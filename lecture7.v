==> flow/design.v <==
`timescale 1ns / 1ps
module fsm(
    input clk,
    input reset,
    input pd1,
    input pd2,
    output reg [1:0] state,
    output reg [7:0] occupancy
    );
    parameter IDLE = 0;
    parameter ENTER = 1;
    parameter EXIT = 2;
    reg [1:0] next_state;
    reg [7:0] next_occupancy;
    always @(posedge clk or posedge reset)
      if (reset) begin
        state <= IDLE;
        occupancy <= 0;
     end else begin
        state <= next_state;
        occupancy <= next_occupancy;
     end
    always @(*)
    begin
       next_state = state;   
       next_occupancy = occupancy;   
       case (state)
         IDLE: 
            begin
               if (pd1) 
                 next_state = ENTER;
               else if (pd2)
                 next_state = EXIT;
            end
         ENTER:
            begin
              if (pd2) begin
                  next_state = IDLE;
                  next_occupancy = occupancy + 1;
                end
            end
         EXIT:
           begin
             if (pd1) begin
                 next_state = IDLE;
                 if (occupancy > 0)
                    next_occupancy = occupancy - 1;
                end
           end
         default: begin
         end
       endcase
     end  
endmodule
module button_pulse(
		    input clk,
		    input raw_button,
		    output button_pulse
		    );
    localparam N = 3;
    reg [N - 1:0] Q_reg;
    always @(posedge clk)
    begin
        Q_reg <= {Q_reg[N - 2:0], raw_button};
    end
    assign button_pulse = (&Q_reg[N - 2:0]) & ~Q_reg[N-1];
endmodule
module lecture7(
      input clk,
      input reset,
      input pd1_button,
      input pd2_button,
      output [1:0] fsm_state,
      output [6:0] inv_leds,
      output [7:0] enb_leds  
    );
    wire pd1, pd2;
    wire [7:0] occupancy;
    wire [11:0] occ_bcd;
    button_pulse u_pd1 (clk, pd1_button, pd1);
    button_pulse u_pd2 (clk, pd2_button, pd2);
    fsm u1_fsm (clk, reset, pd1, pd2, fsm_state, occupancy);
   doubdab u5 (occupancy, occ_bcd);
   sseg u6 (clk, occ_bcd, 1'b0, inv_leds, enb_leds);
endmodule
module sseg(
    input clk,
    input [11:0] b_in,
    input sign,
    output [6:0] inv_leds,
    output [7:0] enb_leds 
    );
    wire [6:0] leds;
    wire [3:0] b_sel;
    wire [1:0] cnt;
    cnt_4digs u3 (.clk(clk), .cnt(cnt));
    decode_enb u4 (.cnt(cnt), .enb_leds(enb_leds));
    mux_dig u5 (.cnt(cnt), .sign(sign), .b_in(b_in), .b_sel(b_sel));
    bin_to_leds u1 (.b_in(b_sel), .leds(leds));
    invert7 u2 (.a(leds), .x(inv_leds));
endmodule
module cnt_4digs(
    input clk,
    output [1:0] cnt
    );
    reg [15:0] cntbig;
    always @(posedge clk)
    begin
        cntbig <= cntbig + 1;
    end
    assign cnt = cntbig[15:14];
endmodule    
module mux_dig(
    input [1:0] cnt,
    input [11:0] b_in,
    input sign,
    output reg [3:0] b_sel
    );
    always @(cnt)
        case(cnt)
            0: b_sel = b_in[3:0];
            1: b_sel = b_in[7:4];
            2: b_sel = b_in[11:8];
            3: if(sign) b_sel = 4'b1111; 
               else b_sel = 4'b1110;
        endcase
endmodule    
module decode_enb(
    input [1:0] cnt,
    output reg [7:0] enb_leds
    );
    always @(cnt)
        case(cnt)
            0: enb_leds = 8'b11111110;
            1: enb_leds = 8'b11111101;
            2: enb_leds = 8'b11111011;
            3: enb_leds = 8'b11110111;
        endcase    
endmodule
module invert7(
    input [6:0] a,
    output [6:0] x  
    );
    assign x = ~a;
endmodule
module bin_to_leds(
    input [3:0] b_in,
    output reg [6:0] leds  
    );
    always @(b_in)
        case(b_in)
            0: leds = 7'b0111111;
            1: leds = 7'b0000110;
            2: leds = 7'b1011011;
            3: leds = 7'b1001111;
            4: leds = 7'b1100110;
            5: leds = 7'b1101101;
            6: leds = 7'b1111101;
            7: leds = 7'b0000111;
            8: leds = 7'b1111111;
            9: leds = 7'b1101111;
            14: leds = 7'b0000000;   
            15: leds = 7'b1000000;   
            default: leds = 7'bxxxxxxx;
        endcase
endmodule
module dd_add3(
    input [3:0] i,
    output reg [3:0] o
    );
    always @(*)
        case(i)
            0: o = 0;
            1: o = 1;
            2: o = 2;
            3: o = 3;
            4: o = 4;
            5: o = 8;
            6: o = 9;
            7: o = 10;
            8: o = 11;
            9: o = 12;
            default: o = 0;
         endcase
endmodule
module doubdab(
    input [7:0] b_in,
    output [11:0] b_out
    );
    wire [11:0] a0, a1, a2, a3, a4, a5;
    assign a0 = {4'b0,b_in};
    dd_add3 u1 (a0[8:5],a1[8:5]);
    assign a1[11:9] = a0[11:9];    
    assign a1[4:0] = a0[4:0];
    dd_add3 u2 (a1[7:4],a2[7:4]);
    assign a2[11:8] = a1[11:8];    
    assign a2[3:0] = a1[3:0];
    dd_add3 u3 (a2[6:3],a3[6:3]);
    assign a3[11:7] = a2[11:7];    
    assign a3[2:0] = a2[2:0];
    dd_add3 u4 (a3[5:2],a4[5:2]);
    dd_add3 u6 (a3[9:6],a4[9:6]);
    assign a4[11:10] = a3[11:10];    
    assign a4[1:0] = a3[1:0]; 
    dd_add3 u5 (a4[4:1],a5[4:1]);
    dd_add3 u7 (a4[8:5],a5[8:5]);
    assign a5[11:9] = a4[11:9];    
    assign a5[0] = a4[0]; 
    assign b_out = a5;
endmodule
---- Reports on lecture7 ----
What the tools print for lecture7, step after step.
Line numbers count from 1 in the design file above.
Cell names lack the library's common part.
Not given: n/a
set-up
  top module .............................. lecture7
  clock ................................... clk
  library ................................. sky130hd
  corner .................................. tt_025C_1v80

---- After elaboration ----
Counts by Yosys on the flattened word-level netlist (proc, flatten, opt, wreduce; memories kept). Register bits leave out memories and registers merged into their read ports (data or address). Print and check cells are left out. Cells with the same type and inputs are merged into one.
Memory sizes are those after Yosys's memory passes, which may raise the word count (mostly to a power of two), join words into wider ones and drop unused or constant bits.
storage and ports
  register bits after elaboration ......... 32
  bits in latches ......................... 0
  bits in writable memories ............... 0
  memory bits (read-only) ................. 560
  clocked read ports x word width ......... 0
  memories kept ........................... 8
  input port bits ......................... 4
  output and inout port bits .............. 17
  cells after elaboration ................. 50
memories
  memory           words  bits a word  rd ports  wr ports  line  source
  (no name shown)  16     7            1         0         151   case(b_in)
  (no name shown)  16     4            1         0         172   case(i)
  (no name shown)  16     4            1         0         172
  (no name shown)  16     4            1         0         172
  (no name shown)  16     4            1         0         172
  (no name shown)  16     4            1         0         172
Memories not listed: 2.
cells by class
  add/subtract/negate cells ............... 3
  multiply operators ...................... 0
  div/mod/pow operators ................... 0
  order comparisons ....................... 1
  eq/ne operators ......................... 9
  shift operators ......................... 0
  mux-type cells .......................... 11
  bitwise operators ....................... 5
  reduce/logical cells .................... 8
operators with widths
  kind                                         count
  case mux 8 bit (select 4 bit)                1
  two-way mux 8 bit                            3
  adder 16 x 1 -> 16 bit with constant B       1
  case mux 8 bit (select 2 bit)                1
  case mux 4 bit (select 4 bit)                1
  AND reduction 4 bit                          2
  adder 8 x 1 -> 8 bit with constant B         1
  subtractor 8 x 1 -> 8 bit with constant B    1
  > comparator 8 x 1 -> 1 bit with constant B  1
  two-way mux 2 bit                            4
  NOT 7 bit                                    1
  == test 2 bit with constant B                3
  case mux 2 bit (select 3 bit)                1
  == test 2 x 1 -> 1 bit with constant B       2
  != test 2 bit with constant B                2
  logical NOT 2 bit                            2
  AND reduction 2 bit                          2
  != test 3 bit with constant B                1
  nonzero test 3 bit                           1
  AND 1 bit                                    2
  NOT 1 bit                                    2
  != test 2 x 1 -> 1 bit with constant B       1
  nonzero test 2 bit                           1

---- Depth ----
Longest topological path by Yosys (ltp), each cell counted once; first at word level (registers and memories cut), then after technology mapping (sequential cells cut; the memories' decode and read muxes count).
logic depth
  depth in word-level cells ............... 5
  ABC_AREA ................................ 0
  gate-level depth with buffers ........... 13
  mapped depth without buffers ............ 11

---- Netlist ----
Yosys stat after the flow's synthesis: flattened, memories mapped to cells. It holds for the ABC_AREA given above (unset counts as 0); a run with the other value may have another netlist.
The area totals of this step are shown rounded.
mapped netlist
  cell count .............................. 278
  synthesis area .......................... 2450 um^2
  area of sequential cells ................ 691 um^2
  flip-flop cells ......................... 32
  buffers ................................. 18
cell types
  cell      count  area in all (um^2)
  dfxtp_1   22     440.422
  dfrtp_1   10     250.24
  ha_1      16     200.192
  xnor2_1   16     140.134
  o21ai_0   19     95.091
  nand2_1   21     78.826
  xor2_1    7      61.309
  nand3_1   12     60.058
  nor2_1    16     60.058
  buf_6     5      56.304
  nand2b_1  9      56.304
  a21oi_1   11     55.053
  buf_4     7      52.55
  inv_1     12     45.043
  a21o_1    5      37.536
  nor2b_1   6      37.536
  o21a_1    5      37.536
  nor3b_1   4      30.029
Not listed: further types 49, cells in them 75.
The figures by module come from a second, unflattened synthesis with its own total; it is not the netlist above.
second synthesis, totals
  cell total of the unflattened synthesis .. 323
  area total of the unflattened synthesis .. 2810 um^2
Each row is one instance without its submodules.
modules
  module        times used  cells  area (um^2)  seq. area (um^2)
  fsm           1           104    947          250
  dd_add3       7           14     97.6         0.0
  cnt_4digs     1           59     637          320
  bin_to_leds   1           25     206          0.0
  button_pulse  2           4      68.8         60.1
  mux_dig       1           8      88.8         0.0
  decode_enb    1           9      56.3         0.0
  doubdab       1           4      26.3         0.0
  invert7       1           7      26.3         0.0
  lecture7      1           1      3.8          0.0
  sseg          1           0      0.0          0.0

---- Worst setup path after synthesis ----
OpenSTA on the mapped netlist: ideal clock, no wires. The path of least setup slack (recovery checks aside). Input and output delay are each 20% of the period. Register names are those of the netlist, which keeps one name where synthesis merged equal registers.
path after synthesis
  path type ............................... register to output
  start ................................... register u1_fsm.occupancy[3]
  end ..................................... output port inv_leds[0]
  clock period ............................ 3.47 ns
  external output delay ................... 0.694 ns
  launch time at the first pin ............ 0.000 ns
  data arrival time ....................... 2.373 ns
  required time ........................... 2.776 ns
  path slack .............................. 0.403 ns
  path delay .............................. 2.373 ns
  stages on the path ...................... 13
  buffers on the path ..................... 2
  synthesis period reached ................ 3.067 ns
"path delay" = arrival - input delay + setup time.
A path that ends at an output port has no setup time.
"stages on the path": output pins that drive a net of the path, with the launching flip-flop's if there is one; two outputs of one cell count as two.
"synthesis period reached" is the clock period less the worst setup slack; recovery checks do not enter. This is arithmetic on one report: input and output delays are still those of the set period (20% each).
Between the ends stands the longest chain of elaborated cells between them, by number of cells; it is not shown to be the way that was timed. Of several equally long chains one is given.
Each line given opens the expression or statement behind the cell; cells for indexed reads and writes are added by Yosys, which also makes memories of some case tables.
The chain passes a memory read, where the word-level depth is cut; so it can be longer than that depth.
between the ends, after synthesis
  cell sequence ........................... dfrtp_1 -> buf_6 -> buf_4 -> a211oi_1 -> a21oi_1 -> o221ai_2 -> o21ai_0 -> a221o_1 -> inv_1 -> ha_1 -> inv_1 -> o21ai_0 -> o21a_1
  length of the longest elaborated chain .. 6
  elaborated cells between the ends (all ways) .. 8
  source lines of those cells ............. 4
  those cells by class .................... mux: 1; logic: 1; memory: 6
RTL lines, path after synthesis
  what                           line  source
  start, declared                8     output reg [7:0] occupancy
  start, assigned                18    occupancy <= 0;
  start, assigned                21    occupancy <= next_occupancy;
  memory (16 x 4 bit) x3         172   case(i)
  case mux 4 bit (select 4 bit)  120   case(cnt)
  memory (16 x 7 bit)            151   case(b_in)
  NOT 7 bit                      144   assign x = ~a;
  end, declared                  74    output [6:0] inv_leds,

---- Timing after layout ----
From the final timing report of flow run 1: the path of least setup slack in the routed layout; clock arrival at registers is part of the times.
path after layout
  path type ............................... register to output
  start ................................... register u1_fsm.occupancy[5]
  end ..................................... output port inv_leds[0]
  clock period ............................ 2.78 ns
  external output delay ................... 0.56 ns
  launch time at the first pin ............ 0.29 ns
  data arrival time ....................... 2.72 ns
  required time ........................... 2.22 ns
  path slack .............................. -0.50 ns
  stages on the path ...................... 14
  buffers on the path ..................... 6
Between the ends stands the longest chain of elaborated cells between them, by number of cells; it is not shown to be the way that was timed. Of several equally long chains one is given.
The chain passes a memory read, where the word-level depth is cut; so it can be longer than that depth.
between the ends, after layout
  cell sequence ........................... dfrtp_2 -> buf_4 -> xnor2_4 -> buf_4 -> o21ai_1 -> nand3_2 -> nor2_2 -> buf_4 -> o41ai_4 -> buf_4 -> buf_4 -> o21ai_2 -> o21a_1 -> buf_2
  length of the longest elaborated chain .. 8
  elaborated cells between the ends (all ways) .. 10
  source lines of those cells ............. 4
  those cells by class .................... mux: 1; logic: 1; memory: 8
RTL lines, path after layout
  what                           line  source
  start, declared                8     output reg [7:0] occupancy
  start, assigned                18    occupancy <= 0;
  start, assigned                21    occupancy <= next_occupancy;
  memory (16 x 4 bit) x5         172   case(i)
  case mux 4 bit (select 4 bit)  120   case(cnt)
  memory (16 x 7 bit)            151   case(b_in)
  NOT 7 bit                      144   assign x = ~a;
  end, declared                  74    output [6:0] inv_leds,

Subject: flow runs of lecture7

Hi,

Module lecture7, platform sky130hd: 2 stored runs of the flow (Yosys, OpenROAD) with differing settings, in no particular order. Input and output delays are each 20% of the period that was set; the output load is 0.01 pF.
"period achieved" is the run's clock period less its worst setup slack. It is reckoned from that one timing run; input and output delays stay at 20% of the period that was set.
"time used up by the worst setup path" means the part of the period allowed to the worst setup path (the constraints hold back 20% at inputs and 20% at outputs) less its slack; where the path has registers, the arrival times of their clocks count too.
By "total design power" is meant OpenSTA's value without simulated activity: inputs other than the clock are taken to toggle once in ten clock periods, and the tool carries that through the logic.
The measured numbers are rounded.

======== flow run 1 ========
==> flow/run.sh <==
#!/bin/bash
# the make line also repeats the synthesis and layout settings of config.mk as NAME=value (left out here)
make -C /OpenROAD-flow-scripts/flow DESIGN_CONFIG=/design/flow/config.mk WORK_HOME=/design/flow/orfs CLKGATE_MAP_FILE= finish
==> flow/config.mk <==
export PLATFORM = sky130hd
export DESIGN_NAME = lecture7
export DESIGN_NICKNAME = lecture7
export VERILOG_FILES = /design/flow/design.v
export SDC_FILE = /design/flow/constraint.sdc
export NUM_CORES = 4
export LEC_CHECK = 0
export CAP_MARGIN = 20
export CELL_PAD_IN_SITES_GLOBAL_PLACEMENT = 0
export CORE_MARGIN = 10
export CORE_UTILIZATION = 35
export CTS_CLUSTER_SIZE = 56
export GPL_ROUTABILITY_DRIVEN = 0
export SETUP_SLACK_MARGIN = 0.43
export SLEW_MARGIN = 20
==> flow/constraint.sdc <==
create_clock -name core_clock -period 2.78 [get_ports {clk}]
set_input_delay 0.5560 -clock core_clock [delete_from_list [all_inputs] [get_ports {clk}]]
set_output_delay 0.5560 -clock core_clock [all_outputs]
set_load 0.01 [all_outputs]

-------- measured, flow run 1 --------
  utilization in the final report ......... 0.519
  total design power ...................... 4.72 mW
  setup slack of the worst path ........... -0.499 ns
  lowest hold slack ....................... 0.351 ns
  period achieved ......................... 3.279 ns
  standard-cell area after layout ......... 3530 um^2
  time used up by the worst setup path .... 2.72 ns
  critical path type ...................... register to output
  total negative slack .................... -3.13 ns
  die outline area ........................ 10800 um^2
  area of the synthesized netlist ......... 2450 um^2

======== flow run 2 ========
==> flow/run.sh <==
#!/bin/bash
# the make line also repeats the synthesis and layout settings of config.mk as NAME=value (left out here)
make -C /OpenROAD-flow-scripts/flow DESIGN_CONFIG=/design/flow/config.mk WORK_HOME=/design/flow/orfs CLKGATE_MAP_FILE= finish
==> flow/config.mk <==
export PLATFORM = sky130hd
export DESIGN_NAME = lecture7
export DESIGN_NICKNAME = lecture7
export VERILOG_FILES = /design/flow/design.v
export SDC_FILE = /design/flow/constraint.sdc
export NUM_CORES = 4
export LEC_CHECK = 0
export CAP_MARGIN = 20
export CORE_MARGIN = 2
export CORE_UTILIZATION = 43
export CTS_CLUSTER_SIZE = 24
export GPL_TIMING_DRIVEN = 0
export MAX_ROUTING_LAYER = met4
export PLACE_DENSITY_LB_ADDON = 0.22
export SETUP_SLACK_MARGIN = 0.91
export SLEW_MARGIN = 20
==> flow/constraint.sdc <==
create_clock -name core_clock -period 5.29 [get_ports {clk}]
set_input_delay 1.0580 -clock core_clock [delete_from_list [all_inputs] [get_ports {clk}]]
set_output_delay 1.0580 -clock core_clock [all_outputs]
set_load 0.01 [all_outputs]

-------- measured, flow run 2 --------
  standard-cell area after layout ......... 2950 um^2
  total negative slack .................... 0.000 ns
  period achieved ......................... 4.268 ns
  time used up by the worst setup path .... 3.21 ns
  critical path type ...................... register to output
  total design power ...................... 2.01 mW
  lowest hold slack ....................... 0.350 ns
  utilization in the final report ......... 0.535
  die outline area ........................ 6320 um^2
  setup slack of the worst path ........... 1.02 ns
  area of the synthesized netlist ......... 2450 um^2

Regards
